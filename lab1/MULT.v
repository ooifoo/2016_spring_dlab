==> flow/design.v <==
`timescale 1ns / 1ps
module MULT(
	input wire clk,
	input wire enable,
	input wire [7:0] A,
	input wire [7:0] B,
	output wire [15:0] out
);
	reg [15:0]sum;
	integer i, j;
	wire [15:0] t;
	assign out = sum;
	always @( posedge clk )
	if( ~enable ) begin 
		i <= 8;
		j <= 0;
		sum <= 0;
	end
	else 
	begin	
		if(i > 0)
		begin
			i <= i - 1;
			sum = sum << 1;
			if(B[i - 1] == 1)
			begin	
				sum = sum + A;			
			end		
		end
	end
endmodule
* Step by step through the tools: MULT
What the tools print for MULT, step after step. Line numbers count from 1 in the design file above. Operators carry their Yosys type and port widths (W data, S select, Z words). Library cell names are shortened. Not given: -
Inputs: design top MULT, clock port clk, library sky130hd, corner tt_025C_1v80

* Elaborated design
Yosys after proc, flatten, opt, wreduce and memory -nomap, before mapping. Enables and synchronous resets that opt folds into registers are not counted as muxes. Memory bits, and registers merged into a memory's read port (data or address), are not among the register bits. Print and check cells are not counted. Equal cells are merged and count once.
Storage and ports: bits in registers 48, input port bits 18, output and inout bits 16
Cells by class: add/sub/neg operators 2, magnitude comparators 1, shift-type cells 1, mux-type cells 1
Operators by type and width (number):
- $gt A32 B1 Y1 const B | 1
- $sub A32 B2 Y32 const B | 1
- $shiftx A8 B32 Y1 | 1
- $add A16 B8 Y16 | 1
- $mux W16 | 1

* Depth
Longest topological path by Yosys (ltp), each cell counted once; first at word level (registers and memories cut), then after technology mapping (sequential cells cut; the memories' decode and read muxes count).
Logic depth: word-level depth 3, ABC_AREA 1, mapped depth 15, gate-level depth less buffers 14

* Mapped cells and area
The flow's flattened synthesis, as Yosys stat reports it; memories are mapped. The netlist is that of the ABC_AREA named above (0 if unset); the other value can give another one. Totals and module areas in this step are rounded.
Synthesis totals: mapped cells 565, mapped area 3470 µm², sequential part of the area 961 µm², mapped flip-flops 48, buffers 17
Cells by type:
- dfxtp_1 | number 48, area in all 960.922 µm²
- nand2_1 | number 182, area in all 683.155 µm²
- nor2_1 | number 91, area in all 341.578 µm²
- nand3_1 | number 43, area in all 215.206 µm²
- inv_1 | number 53, area in all 198.941 µm²
- a21oi_1 | number 39, area in all 195.187 µm²
- xnor2_1 | number 14, area in all 122.618 µm²
- ha_1 | number 8, area in all 100.096 µm²
- xor2_1 | number 11, area in all 96.342 µm²
- buf_6 | number 7, area in all 78.826 µm²
- o21ai_0 | number 14, area in all 70.067 µm²
- nor2_2 | number 8, area in all 50.048 µm²
- nand3_2 | number 4, area in all 40.038 µm²
- nor2_4 | number 3, area in all 33.782 µm²
- buf_4 | number 4, area in all 30.029 µm²
- nand2_4 | number 2, area in all 22.522 µm²
- fa_1 | number 1, area in all 20.019 µm²
- nor3_2 | number 2, area in all 20.019 µm²
Other cell types: 18; their cells: 31.

* Timing after synthesis
Source: OpenSTA report_checks on the synthesized netlist (no wires, ideal clock, input and output delay 20% of the period each), path of least setup slack; recovery checks are left aside. Register names are those of the netlist, which keeps one name where synthesis merged equal registers.
Timing path after synthesis: kind in2reg, from input port A[1], to register sum[13], clock period 2700 ps, time at the first pin 540 ps, data arrival time 1920 ps, slack 724 ps, delay of the path 1436 ps, stages on the path 12, buffers on the path 0, synthesis period reached 1976 ps
"delay of the path" is the arrival time less input delay plus setup time. "stages on the path": output pins that drive a net of the path, with the launching flip-flop's if there is one; two outputs of one cell count as two. "synthesis period reached" is the clock period less the worst setup slack; recovery checks do not enter. This is arithmetic on one report: input and output delays are still those of the set period (20% each). Between the ends stands the longest chain of elaborated cells between them, by number of cells; it is not shown to be the way that was timed. Of several equally long chains one is given. A line is the first line of the expression or statement that the cell stems from. Yosys adds cells for indexed reads and writes and turns some case tables into memories. At most two assigning lines are given for a register; there are more.
On the way, after synthesis: cell sequence ha_1 -> inv_1 -> fa_1 -> o21ai_0 -> nand2_1 -> nand2_1 -> nand3_1 -> nand2_1 -> nand2_1 -> nand3_1 -> nand2_1 -> inv_1, length of the longest elaborated chain 2, elaborated cells between the ends (all ways) 2, RTL lines with such cells 2, classes of those cells 1 x add/sub; 1 x mux
Ends and longest elaborated chain, after synthesis:
- start: declaration | line 5 | input wire [7:0] A,
- $add A16 B8 Y16 | line 27 | sum = sum + A;
- $mux W16 | line 25 | if(B[i - 1] == 1)
- end: assignment | line 24 | sum = sum << 1;
- end: assignment | line 27
- end: declaration | line 9 | reg [15:0]sum;

* Worst path after layout
Path of least setup slack in the final report of job 2 (OpenROAD, finished layout, wires in). Where an end is a register, its clock arrival counts in the times. The report prints the path's times to 10 ps; the period is as set.
Timing path after layout: kind in2reg, from input port A[7], to register sum[12], clock period 1680 ps, time at the first pin 340 ps, data arrival time 2140 ps, slack -240 ps, stages on the path 12, buffers on the path 1
Between the ends stands the longest chain of elaborated cells between them, by number of cells; it is not shown to be the way that was timed. Of several equally long chains one is given. At most two assigning lines are given for a register; there are more.
On the way, after layout: cell sequence clkdlybuf4s50_1 -> ha_4 -> a21oi_2 -> inv_1 -> nor2_2 -> nand2_1 -> nand3_1 -> nand2_1 -> nand2_1 -> nand3_2 -> nand2_1 -> inv_1, length of the longest elaborated chain 2, elaborated cells between the ends (all ways) 2, RTL lines with such cells 2, classes of those cells 1 x add/sub; 1 x mux
Ends and longest elaborated chain, after layout:
- start: declaration | line 5 | input wire [7:0] A,
- $add A16 B8 Y16 | line 27 | sum = sum + A;
- $mux W16 | line 25 | if(B[i - 1] == 1)
- end: assignment | line 24 | sum = sum << 1;
- end: assignment | line 27
- end: declaration | line 9 | reg [15:0]sum;

==> results <==
Record of 2 stored runs of the RTL-to-layout flow on MULT, platform sky130hd. The runs are unordered. Constraints: input delay and output delay 20% of the set period each, output load 0.01 pF.
"clock period reached" = clock period - worst setup slack. The figure is calculated, with input and output delays left at 20% of the set period.
By "worst setup path time" is meant the share of the clock period that the worst setup path is allowed (20% is reserved at inputs, 20% at outputs), minus its slack. Clock arrival times at its registers enter into it.
"overall power" is the tool's figure for a default switching activity; nothing was simulated.
"worst setup path time" is given in steps of 10 ps.
Results are given in rounded form.

[job 1] flow files
==> flow/run.sh <==
#!/bin/bash
# the make line also repeats the synthesis and layout settings of config.mk as NAME=value (left out here)
make -C /OpenROAD-flow-scripts/flow DESIGN_CONFIG=/design/flow/config.mk WORK_HOME=/design/flow/orfs CLKGATE_MAP_FILE= finish
==> flow/config.mk <==
export PLATFORM = sky130hd
export DESIGN_NAME = MULT
export DESIGN_NICKNAME = MULT
export VERILOG_FILES = /design/flow/design.v
export SDC_FILE = /design/flow/constraint.sdc
export NUM_CORES = 4
export LEC_CHECK = 0
export ABC_AREA = 1
export CAP_MARGIN = 20
export CELL_PAD_IN_SITES_DETAIL_PLACEMENT = 1
export CORE_MARGIN = 2
export CORE_UTILIZATION = 69
export MAX_ROUTING_LAYER = met5
export PLACE_DENSITY_LB_ADDON = 0.18
export SETUP_SLACK_MARGIN = 0.5
export SLEW_MARGIN = 20
==> flow/constraint.sdc <==
create_clock -name core_clock -period 3.38 [get_ports {clk}]
set_input_delay 0.6760 -clock core_clock [delete_from_list [all_inputs] [get_ports {clk}]]
set_output_delay 0.6760 -clock core_clock [all_outputs]
set_load 0.01 [all_outputs]

[job 1] result: no results, placement failed with DPL-0033

[job 2] flow files
==> flow/run.sh <==
#!/bin/bash
# the make line also repeats the synthesis and layout settings of config.mk as NAME=value (left out here)
make -C /OpenROAD-flow-scripts/flow DESIGN_CONFIG=/design/flow/config.mk WORK_HOME=/design/flow/orfs CLKGATE_MAP_FILE= finish
==> flow/config.mk <==
export PLATFORM = sky130hd
export DESIGN_NAME = MULT
export DESIGN_NICKNAME = MULT
export VERILOG_FILES = /design/flow/design.v
export SDC_FILE = /design/flow/constraint.sdc
export NUM_CORES = 4
export LEC_CHECK = 0
export ABC_AREA = 1
export CAP_MARGIN = 20
export CORE_MARGIN = 2
export CORE_UTILIZATION = 61
export CTS_CLUSTER_DIAMETER = 100
export GPL_TIMING_DRIVEN = 0
export MAX_ROUTING_LAYER = met5
export PLACE_DENSITY = 0.7
export SLEW_MARGIN = 20
==> flow/constraint.sdc <==
create_clock -name core_clock -period 1.68 [get_ports {clk}]
set_input_delay 0.3360 -clock core_clock [delete_from_list [all_inputs] [get_ports {clk}]]
set_output_delay 0.3360 -clock core_clock [all_outputs]
set_load 0.01 [all_outputs]

[job 2] result: setup slack of the worst path -238 ps; overall power 11500 uW; standard-cell area after layout 4700 µm²; worst setup path time 1580 ps; class of the worst setup path in2reg; utilization 85.3 %; final setup TNS -1730 ps; worst-case hold slack 300 ps; die size 6320 µm²; clock period reached 1918 ps; chip area in the Yosys report 3470 µm²
