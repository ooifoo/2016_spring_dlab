==> flow/design.v <==
`timescale 1ns / 1ps
module counter(
    input clk,
    input reset,
    input east,
    input west,
    output reg [7:0] led
    );
reg [30:0] delay;
reg on , skip;
always@(posedge clk)
begin
	if((east || west) && skip == 0)
		skip = 1;
	else if(skip == 0)
		delay = 0;
	else
		delay = delay + 1;
	if(reset == 1)
		begin
			on = 0;
			led = 0;
			skip = 0;
		end		
		if((east||west))
			on <= 1;
		else 
			on <= 0;
			skip = 0;
		if(on == 0)	
		begin
			if(reset)
			begin
				led = 0;
			end
			else if(led == 7 && east)
			begin
				led = 7;
			end
			else if(led == -8 && west)
			begin
				led = -8;
			end
			else if(east)
				led = led + 1;
			else if(west)
				led = led - 1;
		end
end
endmodule
# From RTL to reports: counter
# Tool output for the design above, in the order of the flow.
# Lines are those of the file above, counted from 1.
# Operators: Yosys type, input widths -> output width; for muxes data width and select width s.
# Library cell names are shortened.
# A cell with - has no value.
[setup]
design = "counter"
clk_port = "clk"
cell_library = "sky130hd"
lib_corner = "tt_025C_1v80"

# After elaboration
# Counts by Yosys on the flattened word-level netlist (proc, flatten, opt, wreduce; memories kept). Register bits leave out memories and registers merged into their read ports (data or address); mux counts leave out enables and synchronous resets folded into registers. Print and check cells are left out. Cells with the same type and inputs are merged into one.
[op_classes]
n_addsub = 2
n_mux = 8
n_reduce_logical = 2
n_eq = 1
[ops]
columns = ["operator", "n"]
rows = [
  ["$mux 8", 6],
  ["$add 8x1->8 const B", 1],
  ["$sub 8x1->8 const B", 1],
  ["$eq 8x3->1 const B", 1],
  ["$mux 1", 2],
  ["$logic_and 1x1->1", 1],
  ["$logic_or 1x1->1", 1],
]
[bits]
inputBits = 4
reg_bits = 9
output_inout_bits = 8
word_cells = 15

# Depth
# Yosys ltp: most cells in a row. Word level: on the elaborated netlist, between registers, memories and ports. Mapped: between sequential cells and ports; inverters and the memories' decode and read muxes count.
[logic_depth]
word_depth = 7
ABC_AREA = 0
mapped_depth = 9
mapped_depth_nobuf = 8

# Mapped cells and area
# Source: synth_stat.txt of the flow (Yosys; design flattened, memories mapped). It holds for the ABC_AREA given above (unset counts as 0); a run with the other value may have another netlist.
[mapped]
yosys_area_um2 = 635.6
buffers = 3
ffs = 9
sequential_area_um2 = 180.2
stdcells = 77
[types]
columns = ["cell_type", "n", "type_area_um2"]
rows = [
  ["dfxtp_1", 9, 180.173],
  ["mux2i_1", 4, 40.038],
  ["ha_1", 2, 25.024],
  ["nor2_1", 6, 22.522],
  ["o21bai_1", 3, 22.522],
  ["or3_2", 3, 22.522],
  ["a21oi_1", 4, 20.019],
  ["inv_1", 5, 18.768],
  ["nand2_1", 5, 18.768],
  ["and3b_1", 2, 17.517],
  ["nor3_4", 1, 16.266],
  ["o21ai_0", 3, 15.014],
  ["nand2b_1", 2, 12.512],
  ["nand4_1", 2, 12.512],
  ["nor2b_1", 2, 12.512],
  ["or2_2", 2, 12.512],
  ["a2111o_1", 1, 11.261],
  ["buf_6", 1, 11.261],
]
# Not listed: further types 18, cells in them 20.

# Path before layout
# Path of least setup slack by OpenSTA after synthesis, without wires, with an ideal clock, recovery checks aside; 20% of the period is set as input and as output delay. Where synthesis merged equal registers, the netlist keeps one of their names.
[synth_timing]
kind = "in2reg"
startpoint = "in reset"
endpoint = "reg led[6]"
setup_ns = 0.070
n_path_buf = 1
arrival_time_ns = 1.768
path_stages = 9
setup_slack_ns = 0.192
t_first_pin_ns = 0.406
in_delay_ns = 0.406
delay_ns = 1.432
period_ns = 2.03
t_required_ns = 1.960
period_less_setup_slack_ns = 1.838
# "delay_ns" is the arrival time less input delay plus setup time.
# "path_stages" counts driving pins, that of a launching flip-flop among them; a cell with two outputs on the path counts twice.
# "period_less_setup_slack_ns" is the clock period less the worst setup slack; recovery checks do not enter. This is arithmetic on one report: input and output delays are still those of the set period (20% each).
# The rows between start and end are the longest chain of elaborated cells between them; the timing report does not say that the signal goes this way. Where chains are equally long, one stands for them.
# Each line given opens the expression or statement behind the cell; cells for indexed reads and writes are added by Yosys, which also makes memories of some case tables.
# At most two assigning lines are given for a register; there are more.
[synth_via]
cell_sequence = "buf_6 inv_1 nand2_1 inv_1 ha_1 and2_1 a32oi_1 or4_1 a21oi_1"
elab_chain_cells = 7
cells_between = 11
cone_lines = 8
classes_between = "2 x add/sub; 1 x eq/ne; 7 x mux; 1 x reduce/logical"
[synth_rtl]
columns = ["item", "line", "rtl"]
rows = [
  ["from (decl)", 4, "input reset,"],
  ["$mux 8", 19, "if(reset == 1)"],
  ["$sub 8x1->8", 47, "led = led - 1;"],
  ["$mux 8", 46, "else if(west)"],
  ["$mux 8", 44, "else if(east)"],
  ["$mux 8", 36, "else if(led == 7 && east)"],
  ["$mux 8", 32, "if(reset)"],
  ["$mux 8", 30, "if(on == 0)"],
  ["to (assign)", 42, "led = -8;"],
  ["to (assign)", 45, "led = led + 1;"],
  ["to (decl)", 7, "output reg [7:0] led"],
]

# Worst path after layout
# Path of least setup slack in the final report of flow run A (OpenROAD, finished layout, wires in). Where an end is a register, its clock arrival counts in the times.
[layout_timing]
kind = "reg2out"
startpoint = "reg led[6]"
endpoint = "out led[6]"
t_required_ns = 1.30
path_stages = 3
arrival_time_ns = 1.25
t_first_pin_ns = 0.26
setup_slack_ns = 0.05
n_path_buf = 2
period_ns = 1.63
output_delay_ns = 0.33
# At most two assigning lines are given for a register; there are more.
[layout_via]
cell_sequence = "dfxtp_1 buf_4 clkdlybuf4s50_1"
elab_chain_cells = 0
cells_between = 0
cone_lines = 0
[layout_rtl]
columns = ["item", "line", "rtl"]
rows = [
  ["from (decl)", 7, "output reg [7:0] led"],
  ["from (assign)", 42, "led = -8;"],
  ["from (assign)", 45, "led = led + 1;"],
  ["to (decl)", 7, ""],
]

# Settings and measured results of 2 stored flow runs for module counter (sky130hd), not sorted in any way. The constraints put input and output delay at 20% of the set period each and load the outputs with 0.01 pF.
# "achievedPeriod_ns" = clock period - worst setup slack. The figure is calculated, with input and output delays left at 20% of the set period.
# "timing.worst_path_ns" means the part of the period allowed to the worst setup path (the constraints hold back 20% at inputs and 20% at outputs) less its slack; where the path has registers, the arrival times of their clocks count too.
# "power.total_uw" rests on the timing tool's default activity at the inputs, not on a simulated workload.

[[run]]
name = "flow run A"
[run.settings]
period_ns = 1.63
CAP_MARGIN = 20
CORE_MARGIN = 2
CORE_UTILIZATION = 40
SLEW_MARGIN = 20
[run.results]
finalUtil_pct = 65.0
timing.worst_path_ns = 1.25
worst_path_kind = "reg2out"
layout_stdcell_area_um2 = 978.4
power.total_uw = 586.2
total_negative_slack_ns = 0.000
hold_ws_ns = 0.407
fin_ws_ns = 0.051
design_die_area_um2 = 1923.7
achievedPeriod_ns = 1.579
synth_area_um2 = 635.6

[[run]]
name = "flow run B"
[run.settings]
period_ns = 1.33
CORE_UTILIZATION = 51
SETUP_SLACK_MARGIN = 0.08
PLACE_DENSITY_LB_ADDON = 0.12
CELL_PAD_IN_SITES_GLOBAL_PLACEMENT = 3
CELL_PAD_IN_SITES_DETAIL_PLACEMENT = 1
TNS_END_PERCENT = 70
GPL_ROUTABILITY_DRIVEN = 1
CTS_CLUSTER_SIZE = 24
CTS_CLUSTER_DIAMETER = 290
MAX_ROUTING_LAYER = "met4"
CAP_MARGIN = 20
CORE_MARGIN = 2
SLEW_MARGIN = 20
[run.results]
outcome = "incomplete, placement halted on FLW-0024"
